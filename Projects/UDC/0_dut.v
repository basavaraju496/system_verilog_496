==> flow/design.v <==
module updown ( din, ncs, nrd, nwr, a0, a1, clk, start, reset, cout, err, dir, ec ) ;
inout wire [7:0]din ;
input wire ncs ;
input wire nrd ;
input wire nwr ;
input wire a0 ;
input wire a1 ;
input wire clk ;
input wire start ;
input wire reset ;
output reg [7:0]cout ;
output reg dir ;
output reg err ;
output reg ec ;
reg [7:0]PLR ;
reg [7:0]ULR ;
reg [7:0]LLR ;
reg [7:0]CCR ;
reg [7:0]dataout ;
reg [7:0]cycle_count ;
reg posedge_start ;
reg stop_downcount ;
reg stop_upcount;
reg start_upcount ;
reg stop_load_plr ;
assign din = (!nrd && !ncs && nwr ) ? dataout : 8'hz ;   
always @(*)
   begin
     if (nrd == 1'b0 && nwr == 1'b0 && ncs == 1'b0) 
         dataout <= 8'h0 ;
     else if ( a0 == 1'b0 && a1 == 1'b0 && nrd == 1'b0 && ncs == 1'b0 && nwr)
          dataout <= PLR ;
     else if ( a0 == 1'b1 && a1 == 1'b0 && nrd == 1'b0 && ncs == 1'b0 && nwr)
          dataout <= ULR  ;
     else if ( a0 == 1'b0 && a1 == 1'b1 && nrd == 1'b0 && ncs == 1'b0 && nwr)
          dataout <= LLR;
     else if ( a0 == 1'b1 && a1 == 1'b1 && nrd == 1'b0 && ncs == 1'b0 && nwr)
          dataout <= CCR ;
     else
         dataout <= 8'h0 ;
   end
always @ (posedge clk)        
   begin
     if (reset)
         posedge_start <= 1'b0 ;
     else
       begin
         if ( nwr == 1'b0 && nrd == 1'b0 )
             posedge_start <= 1'b0 ;
         else if ( start == 1'b1 )
             posedge_start <= 1'b1 ;  
         else if ( cycle_count == 8'b0 )
             posedge_start <= 1'b0 ;
         else if ( PLR < LLR || PLR > ULR )
             posedge_start <= 1'b0 ;
         else
             posedge_start <= posedge_start ;
       end
   end
always @ (posedge clk)    
   begin
      if (reset) 
          PLR <= 8'h0 ;
      else if ( !nwr && !ncs && !a0 && !a1 && !posedge_start && nrd)
          PLR <= din ;
      else 
          PLR <= PLR ;
   end
always @ (posedge clk)  
   begin
      if (reset) 
          ULR <= 8'hff ;
      else if ( !nwr && !ncs && a0 && !a1 && !posedge_start && nrd)
          ULR <= din ;
      else 
          ULR <= ULR ;
   end
always @ (posedge clk)   
   begin
      if (reset) 
          LLR <= 8'h0 ;
      else if ( !nwr && !ncs && !a0 && a1 && !posedge_start && nrd)
          LLR <= din ;
      else 
          LLR <= LLR ;
   end
always @ (posedge clk)  
   begin
      if (reset) 
          CCR <= 8'h0 ;
      else if ( !nwr && !ncs  && a0 && a1 && !posedge_start && nrd)
          CCR <= din ;
      else 
          CCR <= CCR ;
   end
always @ (posedge clk)  
   begin
      if (reset)
          err <= 1'b0 ;
      else if ( start && (PLR < LLR || PLR > ULR) )
          err <= 1'b1 ;
      else if (start && PLR >= LLR && PLR <= ULR)
          err <= 1'b0 ;
      else 
          err <= err ;
   end
always @ (posedge clk)  
   begin
      if (reset)
           ec <= 1'b0 ;
      else if(!ncs&&!nwr&&!nrd&&start)
   	   ec<= ec;
      else if ( posedge_start && (PLR < LLR || PLR > ULR))
          ec <= 1'd0 ;
      else if ( cycle_count == 8'd0 && !start && posedge_start && ( nwr | nrd))
           ec <= 1'b1 ;
      else if ( start && !posedge_start )
           ec <= 1'b0 ;
      else 
           ec <= ec ;
   end
always @ (posedge clk)  
   begin
      if (reset)
          cout <= 8'h0 ;
      else if ( start && (PLR < LLR || PLR > ULR))
          cout <= 8'd0 ;
      else if (start && stop_load_plr == 1'b0 && ( nwr | nrd ))
          cout <= PLR ;
      else if ( (PLR == ULR) && (PLR == LLR) && cycle_count != 8'h0 && posedge_start)
            cout <= cout ;
      else if ( posedge_start && (PLR > LLR) && (PLR < ULR) && (cout < ULR) && cycle_count != 8'h0 && stop_upcount == 1'b0 && start_upcount == 1'b0 && (PLR >= (LLR + 8'h02)) && (PLR <= (ULR - 8'h02)) )
          cout <= cout + 8'h01 ;
      else if ( posedge_start  && (PLR > LLR) && (PLR < ULR) && ( cout > LLR ) && stop_downcount == 1'b0 && cycle_count != 8'h0  && (PLR >= (LLR + 8'h02)) && (PLR <= (ULR - 8'h02)))
          cout <= cout - 8'h01 ;
      else if ( posedge_start &&  (PLR > LLR) && (PLR < ULR) && (cout < PLR) && cycle_count != 8'h0  && (PLR >= (LLR + 8'h02)) && (PLR <= (ULR - 8'h02)))
          cout <= cout + 8'h01 ;
      else if ( posedge_start && (PLR > LLR) && (PLR < ULR) && (cout < ULR) && cycle_count != 8'h0 && stop_upcount == 1'b0 && (PLR == (LLR + 8'h01)) && (PLR == (ULR - 8'h01)) )
          cout <= cout + 8'h01 ;
      else if ( posedge_start && (PLR > LLR) && (PLR < ULR) && ( cout > LLR ) && stop_downcount == 1'b0 && cycle_count != 8'h0  && (PLR == (LLR + 8'h01)) && (PLR == (ULR - 8'h01)))
          cout <= cout - 8'h01 ;
      else if ( posedge_start && (PLR > LLR) && (PLR < ULR) && (cout < PLR) && cycle_count != 8'h0  && (PLR == (LLR + 8'h01)) && (PLR == (ULR - 8'h01)))
          cout <= cout + 8'h01 ;
      else if ( posedge_start && (PLR == LLR) && (PLR < ULR) && (cout < ULR) && cycle_count != 8'h0 && !(stop_upcount) && ( ULR >= PLR + 8'h02)) 
          cout <= cout + 8'h01 ;
      else if ( posedge_start  && (PLR == LLR) && (PLR < ULR) && (cout < ULR) && cycle_count != 8'h0 && ( PLR == ULR - 8'h01)) 
          cout <= cout + 8'h01 ;
      else if ( posedge_start  && (PLR == LLR) && (PLR < ULR) && (cout > LLR) && cycle_count != 8'h0 )
          cout <= cout - 8'h01 ;
      else if ( posedge_start && (PLR == ULR) && (PLR > LLR) && (cout > LLR) && cycle_count != 8'h0 && !(stop_downcount) && ( LLR <= PLR - 8'h02) ) 
          cout <= cout - 8'h01 ;
      else if ( posedge_start && (PLR == ULR) && (PLR > LLR) && (cout > LLR) && cycle_count != 8'h0 && ( LLR == PLR - 8'h01) ) 
          cout <= cout - 8'h01 ;
      else if ( posedge_start && (PLR == ULR) && (PLR > LLR) && (cout < ULR) && cycle_count != 8'h0 )
          cout <= cout + 8'h01 ;
      else 
          cout <= cout ;
   end
always @ (posedge clk)  
   begin
     if ( reset )
         stop_load_plr <= 1'b0 ;
     else if ( start )
         stop_load_plr <= 1'b1 ;
     else if ( ec == 1'b1 || (nwr == 1'b0 && posedge_start != 1'b1) || err == 1'b1)
         stop_load_plr <= 1'b0 ;
    else 
        stop_load_plr <= stop_load_plr ;
   end
always @ (posedge clk)   
   begin
      if (reset)
           cycle_count <= 8'h0 ;
      else if (start && stop_load_plr == 1'b0)
           cycle_count <= CCR ;
      else if ( (PLR == ULR) && (PLR == LLR) && cycle_count != 8'h0 && posedge_start)
           cycle_count <= cycle_count - 8'h01;
      else if ( PLR >= (LLR + 8'h02) && PLR <= (ULR - 8'h02) )
        begin
          if ((cout == (PLR - 8'h01)) && cycle_count != 8'h0 && stop_downcount == 1'b1)
              cycle_count <= cycle_count - 8'h01;
        end
      else if ( (PLR == ( LLR + 8'h01 )) && ( PLR == ( ULR - 8'h01)) )
        begin
          if ( cout == LLR && cycle_count != 8'h0 && stop_upcount == 1'b1 )
              cycle_count <= cycle_count - 8'h01 ;
        end
      else if ( (PLR == LLR) && (PLR <= ULR - 8'h02 ) && cycle_count != 8'h0 && stop_upcount == 1'b1 && cout== (PLR + 8'h01) ) 
           cycle_count <= cycle_count - 8'h01 ;
      else if ( (PLR == LLR) && (PLR == ULR - 8'h01 ) && cycle_count != 8'h0 && cout == ULR ) 
           cycle_count <= cycle_count - 8'h01 ;
      else if ( (PLR == ULR) && (PLR >= LLR + 8'h02 ) && cycle_count != 8'h0 && stop_downcount == 1'b1 && cout== (PLR - 8'h01) ) 
           cycle_count <= cycle_count - 8'h01 ;
      else if ( (PLR == ULR) && (PLR == LLR + 8'h01 ) && cycle_count != 8'h0 && cout == LLR ) 
           cycle_count <= cycle_count - 8'h01 ;
      else 
           cycle_count <= cycle_count ;
   end
always @ (posedge clk)   
   begin
      if (reset || CCR == 8'd0)
           dir <= 1'b0 ;
      else if ( (PLR == ULR) && (PLR == LLR) && cycle_count != 8'h0 && posedge_start)
           dir <= dir ;
      else if ( ((PLR == LLR) && (ULR == PLR + 8'h01)) && cout < ULR && posedge_start && cycle_count != 8'h0)
           dir <= 1'b1 ;
      else if ( ((PLR == LLR) && (ULR == PLR + 8'h01)) && cout > LLR && posedge_start)
           dir <= 1'b0 ;
      else if ( cout > LLR && (PLR == ULR) && (LLR == PLR - 8'h01) && posedge_start && cycle_count != 8'h0)
           dir <= 1'b0 ;
      else if ( cout < ULR && (PLR == ULR) && (LLR == PLR - 8'h01) && posedge_start)
           dir <= 1'b1 ;
      else if (start && !posedge_start && (PLR != ULR) && (PLR >= LLR) && (PLR <= ULR))
           dir <= 1'b1 ;
      else if ( posedge_start && (PLR >= LLR) && (PLR <= ULR) && (cout < ULR) && !stop_upcount && !start_upcount && cycle_count != 8'h0 )
           dir <= 1'b1 ;
      else if ( posedge_start && (PLR >= LLR) && (PLR <= ULR) && ( cout > LLR ) && !stop_downcount && cycle_count != 8'h0)
           dir <= 1'b0 ;
      else if ( posedge_start && (PLR >= LLR) && (PLR <= ULR) && (cout < PLR) && cycle_count != 8'h0)
           dir <= 1'b1 ;
      else 
           dir <= dir ;
   end
always @ (posedge clk)   
   begin
     if (reset)
         start_upcount <= 1'b0 ;
     else if ( PLR >= (LLR + 8'h02) && PLR <= (ULR - 8'h02) )
       begin
         if ((cout == LLR) && posedge_start )
             start_upcount <= 1'b1 ;
         else if ((cout == (PLR - 8'h01)) && posedge_start)
             start_upcount <= 1'b0 ;
         else 
             start_upcount <= start_upcount ;
       end
    else if ( (PLR == ( LLR + 8'h01 )) && ( PLR == ( ULR - 8'h01)) )
      begin
        if ((cout == PLR) && posedge_start )
            start_upcount <= 1'b0 ;
        else if ((cout == LLR) && posedge_start)
            start_upcount <= 1'b1 ;
         else 
             start_upcount <= start_upcount ;
     end
     else 
         start_upcount <= start_upcount ;
   end
always @ (posedge clk)   
   begin
     if (reset)
         stop_upcount <= 1'b0 ;
     else if ( PLR == LLR && PLR < ULR && cout == PLR + 8'h01 && PLR == ULR - 8'h02 )
         stop_upcount <= 1'b0 ;
     else if ((cout == ULR) && posedge_start )
         stop_upcount <= 1'b1 ;
     else if (cout == LLR && posedge_start)
         stop_upcount <= 1'b0 ;
     else if (ec ) 
         stop_upcount <= 1'b0 ;
     else 
         stop_upcount <= stop_upcount ;
   end
always @ (posedge clk)   
   begin
     if (reset)
         stop_downcount <= 1'b0 ;
     else if ( (PLR == LLR) && ( PLR < ULR) )
       begin
           stop_downcount <= 1'b0 ;
       end
     else if ( PLR == ULR && LLR < PLR && posedge_start && cout == PLR - 8'h01 && stop_upcount == 1'b0)
         stop_downcount <= 1'b0 ;
     else if ((cout == LLR) && posedge_start )
         stop_downcount <= 1'b1 ;
     else if (posedge_start && cout == PLR)
         stop_downcount <= 1'b0 ;
     else if (ec ) 
         stop_downcount <= 1'b0 ;
     else 
         stop_downcount <= stop_downcount ;
   end
always@(posedge clk)
		begin
		end
endmodule
==> Step by step through the tools: updown <==
What the tools print for updown, step after step.
Lines are those of the file above, counted from 1.
Cell names lack the library's common part.
{ "inputs": {"design": "updown", "clock": "clk", "lib": "sky130hd", "lib_corner": "tt_025C_1v80"} }

==> After elaboration <==
Source: Yosys, flattened and elaborated, memories not mapped. Widths are those after wreduce. Registers that Yosys merges into a memory's read port (data or address) are not register bits. Print and check cells do not count. Equal cells are merged and count once.
{ "op_classes": {"bitwise": 13, "n_div": 0, "shifts": 0, "n_addsub": 11, "muxes": 59, "compare": 14, "multipliers": 0, "reduce_and_logical": 187, "equal": 17} }
{ "op_table": {"columns": ["op", "count"], "rows": [
  ["8-bit two-way mux", 30],
  ["1-bit logical AND", 150],
  ["8-bit equality test", 12],
  ["8-bit less-than comparator", 5],
  ["8-bit by 1-bit subtractor with 8-bit output with constant B", 4],
  ["1-bit two-way mux", 29],
  ["8-bit by 1-bit adder with 8-bit output with constant B", 3],
  ["8-bit greater-or-equal comparator", 3],
  ["8-bit greater-than comparator", 3],
  ["8-bit less-or-equal comparator", 3],
  ["8-bit nonzero test", 3],
  ["8-bit by 2-bit adder with 8-bit output with constant B", 2],
  ["8-bit by 2-bit subtractor with 8-bit output with constant B", 2],
  ["8-bit zero test", 2],
  ["3-bit nonzero test", 5],
  ["13-bit nonzero test", 1],
  ["1-bit inverter", 12],
  ["1-bit zero test", 10],
  ["8-bit != test", 1],
  ["2-bit AND reduction", 3],
  ["2-bit nonzero test", 3],
  ["2-bit OR reduction", 3],
  ["3-bit AND reduction", 2],
  ["5-bit by 4-bit != test with 1-bit output with constant B", 1],
  ["1-bit logical OR", 4],
  ["4-bit by 3-bit != test with 1-bit output with constant B", 1],
  ["3-bit by 1-bit != test with 1-bit output with constant B", 1],
  ["3-bit OR reduction", 1]
]} }
Other operator kinds: 2; their cells: 2.
{ "word_totals": {"ram_bits": 0, "romBits": 0, "clocked_rd_ports_x_width": 0, "latch_bits": 0, "elab_cells": 315, "mem_count": 0, "register_bits": 56, "inputBits": 8} }

==> Longest topological paths <==
Depth = most cells in a row (Yosys ltp): at word level without a register or memory, in the mapped netlist without a sequential cell, where the memories' decode and read muxes count.
{ "depth": {"word_depth": 19, "abc_area": 1, "ltp_mapped": 25, "mapped_depth_nobuf": 24} }

==> After synthesis <==
The flow's flattened synthesis, as Yosys stat reports it; memories are mapped. The netlist is that of the ABC_AREA named above (0 if unset); the other value can give another one.
{ "by_type": {"columns": ["type", "count", "type_area_um2"], "rows": [
  ["dfxtp_1", 56, 1.12E+03],
  ["ha_1", 82, 1.03E+03],
  ["nand2_1", 240, 900.864],
  ["inv_1", 120, 450.432],
  ["nand3_1", 83, 415.398],
  ["xor2_1", 45, 394.128],
  ["nor2_1", 83, 311.549],
  ["a21oi_1", 47, 235.226],
  ["nor3_1", 41, 205.197],
  ["o21ai_0", 37, 185.178],
  ["nand4_1", 17, 106.352],
  ["xnor2_1", 12, 105.101],
  ["o22ai_1", 15, 93.84],
  ["nor2_4", 8, 90.086],
  ["a21oi_2", 8, 70.067],
  ["nand3_2", 7, 70.067],
  ["nand2_2", 8, 50.048],
  ["nor2_2", 8, 50.048]
]} }
Not listed: further types 37, cells in them 94.
{ "mapped": {"n_buf": 25, "ffs": 56, "synth_area_um2": 6551.3, "cells": 1011} }

==> Path before layout <==
Path of least setup slack by OpenSTA after synthesis, without wires, with an ideal clock, recovery checks aside; 20% of the period is set as input and as output delay. Where synthesis merged equal registers, the netlist keeps one of their names.
{ "synth_timing": {"path_kind": "reg-to-reg", "from": "register PLR[2]", "to": "register cout[7]", "period_ns": 3.94, "driving_pins": 24, "arrival_time_ns": 2.805, "setup_time_ns": 0.116, "path_slack_ns": 1.019, "path_delay_ns": 2.921, "period_less_setup_slack_ns": 2.921} }
"path_delay_ns" = arrival - input delay + setup time.
"driving_pins" counts driving pins, that of a launching flip-flop among them; a cell with two outputs on the path counts twice.
"period_less_setup_slack_ns" = period - worst setup slack (recovery checks aside). The figure is calculated, with input and output delays left at 20% of the set period.
Between the ends stands the longest chain of elaborated cells between them, by number of cells; it is not shown to be the way that was timed. Of several equally long chains one is given.
Each line given opens the expression or statement behind the cell; cells for indexed reads and writes are added by Yosys, which also makes memories of some case tables.
At most two assigning lines are given for a register; there are more.
{ "synth_via": {"path_cell_list": "dfxtp_1 > buf_4 > inv_1 > ha_1 > inv_2 > nor2_4 > nand3_1 > xor2_1 > inv_1 > ha_1 > nand2_1 > nor2_1 > nand2_1 > nand2_1 > a21oi_1 > nand2_1 > nand3_2 > nor3_2 > nand3_1 > o21ai_2 > buf_6 > nand2_1 > nand2_1 > a21oi_2", "elab_chain_len": 19} }
{ "synth_rtl": {"columns": ["item", "line_no", "rtl"], "rows": [
  ["from (decl)", 15, "reg [7:0]PLR ;"],
  ["from (assign)", 63, "PLR <= 8'h0 ;"],
  ["from (assign)", 65, "PLR <= din ;"],
  ["8-bit equality test", 154, "else if ( posedge_start && (PLR == ULR) && (PLR > LLR) && (cout < ULR) && cycle_count != 8'h0 )"],
  ["1-bit logical AND (4 in a row)", 154, null],
  ["8-bit two-way mux", 154, null],
  ["8-bit two-way mux", 152, "else if ( posedge_start && (PLR == ULR) && (PLR > LLR) && (cout > LLR) && cycle_count != 8'h0 && ( LLR == PLR ..."],
  ["8-bit two-way mux", 150, "else if ( posedge_start && (PLR == ULR) && (PLR > LLR) && (cout > LLR) && cycle_count != 8'h0 && !(stop_downco ..."],
  ["8-bit two-way mux", 148, "else if ( posedge_start  && (PLR == LLR) && (PLR < ULR) && (cout > LLR) && cycle_count != 8'h0 )"],
  ["8-bit two-way mux", 146, "else if ( posedge_start  && (PLR == LLR) && (PLR < ULR) && (cout < ULR) && cycle_count != 8'h0 && ( PLR == ULR ..."],
  ["[... 2 more ...]", null, null],
  ["8-bit two-way mux", 140, "else if ( posedge_start && (PLR > LLR) && (PLR < ULR) && ( cout > LLR ) && stop_downcount == 1'b0 && cycle_cou ..."],
  ["8-bit two-way mux", 138, "else if ( posedge_start && (PLR > LLR) && (PLR < ULR) && (cout < ULR) && cycle_count != 8'h0 && stop_upcount = ..."],
  ["8-bit two-way mux", 136, "else if ( posedge_start &&  (PLR > LLR) && (PLR < ULR) && (cout < PLR) && cycle_count != 8'h0  && (PLR >= (LLR ..."],
  ["8-bit two-way mux", 134, "else if ( posedge_start  && (PLR > LLR) && (PLR < ULR) && ( cout > LLR ) && stop_downcount == 1'b0 && cycle_co ..."],
  ["8-bit two-way mux", 132, "else if ( posedge_start && (PLR > LLR) && (PLR < ULR) && (cout < ULR) && cycle_count != 8'h0 && stop_upcount = ..."],
  ["8-bit two-way mux", 130, "else if ( (PLR == ULR) && (PLR == LLR) && cycle_count != 8'h0 && posedge_start)"],
  ["8-bit two-way mux", 128, "else if (start && stop_load_plr == 1'b0 && ( nwr | nrd ))"],
  ["to (assign)", 131, "cout <= cout ;"],
  ["to (assign)", 133, "cout <= cout + 8'h01 ;"],
  ["to (decl)", 11, "output reg [7:0]cout ;"]
]} }

==> Timing after layout <==
From the final timing report of flow run A: the path of least setup slack in the routed layout; clock arrival at registers is part of the times.
{ "layout_timing": {"path_kind": "reg-to-reg", "from": "register PLR[1]", "to": "register cout[2]", "setup_time_ns": 0.10, "path_slack_ns": 0.22, "period_ns": 3.15, "arrival_time_ns": 3.16, "driving_pins": 23} }
Between the ends stands the longest chain of elaborated cells between them, by number of cells; it is not shown to be the way that was timed. Of several equally long chains one is given.
At most two assigning lines are given for a register; there are more.
{ "layout_via": {"path_cell_list": "dfxtp_2 > inv_2 > ha_4 > inv_2 > nor2_4 > nand3_2 > xor2_1 > inv_1 > ha_4 > nand2_2 > nor2_2 > nand2_1 > nand2_2 > a21oi_1 > nand2_1 > nand3_2 > buf_4 > nor3_2 > nand3_2 > o21ai_4 > nand2_1 > nand2_1 > a21oi_2", "elab_chain_len": 19} }
{ "layout_rtl": {"columns": ["item", "line_no", "rtl"], "rows": [
  ["from (decl)", 15, "reg [7:0]PLR ;"],
  ["from (assign)", 63, "PLR <= 8'h0 ;"],
  ["from (assign)", 65, "PLR <= din ;"],
  ["8-bit equality test", 154, "else if ( posedge_start && (PLR == ULR) && (PLR > LLR) && (cout < ULR) && cycle_count != 8'h0 )"],
  ["1-bit logical AND (4 in a row)", 154, null],
  ["8-bit two-way mux", 154, null],
  ["8-bit two-way mux", 152, "else if ( posedge_start && (PLR == ULR) && (PLR > LLR) && (cout > LLR) && cycle_count != 8'h0 && ( LLR == PLR ..."],
  ["8-bit two-way mux", 150, "else if ( posedge_start && (PLR == ULR) && (PLR > LLR) && (cout > LLR) && cycle_count != 8'h0 && !(stop_downco ..."],
  ["8-bit two-way mux", 148, "else if ( posedge_start  && (PLR == LLR) && (PLR < ULR) && (cout > LLR) && cycle_count != 8'h0 )"],
  ["8-bit two-way mux", 146, "else if ( posedge_start  && (PLR == LLR) && (PLR < ULR) && (cout < ULR) && cycle_count != 8'h0 && ( PLR == ULR ..."],
  ["[... 2 more ...]", null, null],
  ["8-bit two-way mux", 140, "else if ( posedge_start && (PLR > LLR) && (PLR < ULR) && ( cout > LLR ) && stop_downcount == 1'b0 && cycle_cou ..."],
  ["8-bit two-way mux", 138, "else if ( posedge_start && (PLR > LLR) && (PLR < ULR) && (cout < ULR) && cycle_count != 8'h0 && stop_upcount = ..."],
  ["8-bit two-way mux", 136, "else if ( posedge_start &&  (PLR > LLR) && (PLR < ULR) && (cout < PLR) && cycle_count != 8'h0  && (PLR >= (LLR ..."],
  ["8-bit two-way mux", 134, "else if ( posedge_start  && (PLR > LLR) && (PLR < ULR) && ( cout > LLR ) && stop_downcount == 1'b0 && cycle_co ..."],
  ["8-bit two-way mux", 132, "else if ( posedge_start && (PLR > LLR) && (PLR < ULR) && (cout < ULR) && cycle_count != 8'h0 && stop_upcount = ..."],
  ["8-bit two-way mux", 130, "else if ( (PLR == ULR) && (PLR == LLR) && cycle_count != 8'h0 && posedge_start)"],
  ["8-bit two-way mux", 128, "else if (start && stop_load_plr == 1'b0 && ( nwr | nrd ))"],
  ["to (assign)", 131, "cout <= cout ;"],
  ["to (assign)", 133, "cout <= cout + 8'h01 ;"],
  ["to (decl)", 11, "output reg [7:0]cout ;"]
]} }

Wiki page: updown / flow data

Flow measurements of updown on sky130hd: 2 stored runs with different settings, listed in no order. Input and output delays are each 20% of the period that was set; the output load is 0.01 pF.
"achieved clock period" is the run's clock period less its worst setup slack. It is reckoned from that one timing run; input and output delays stay at 20% of the period that was set.
By "total power of the final layout" is meant OpenSTA's value without simulated activity: inputs other than the clock are taken to toggle once in ten clock periods, and the tool carries that through the logic.

==> flow run A: settings <==
{ "period_ns": 3.15, "CORE_UTILIZATION": 15, "PLACE_DENSITY_LB_ADDON": 0.14, "CORE_ASPECT_RATIO": 1.62, "CELL_PAD_IN_SITES_GLOBAL_PLACEMENT": 3, "CELL_PAD_IN_SITES_DETAIL_PLACEMENT": 2, "TNS_END_PERCENT": 10, "ABC_AREA": 1, "CAP_MARGIN": 20, "CORE_MARGIN": 2, "SLEW_MARGIN": 20 }
==> flow run A: results <==
worst-case hold slack: 0.488 ns
area of the die: 45411.8 um^2
achieved clock period: 2.926 ns
cell area after synthesis: 6551.3 um^2
final design utilization: 20.6%
total power of the final layout: 2454 uW
setup slack of the critical path: 0.224 ns
summed negative setup slack: 0.000 ns

==> flow run B: settings <==
{ "period_ns": 3.77, "CORE_UTILIZATION": 64, "SETUP_SLACK_MARGIN": 0.98, "PLACE_DENSITY_LB_ADDON": 0.08, "CORE_ASPECT_RATIO": 1.15, "CORE_MARGIN": 9, "GPL_TIMING_DRIVEN": 1, "CTS_CLUSTER_SIZE": 30, "CTS_CLUSTER_DIAMETER": 253, "CAP_MARGIN": 35, "SLEW_MARGIN": 5 }
==> flow run B: results <==
worst-case hold slack: 0.525 ns
setup slack of the critical path: 0.031 ns
summed negative setup slack: 0.000 ns
final design utilization: 88.1%
achieved clock period: 3.739 ns
total power of the final layout: 1415 uW
cell area after synthesis: 6113.4 um^2
area of the die: 13403.5 um^2
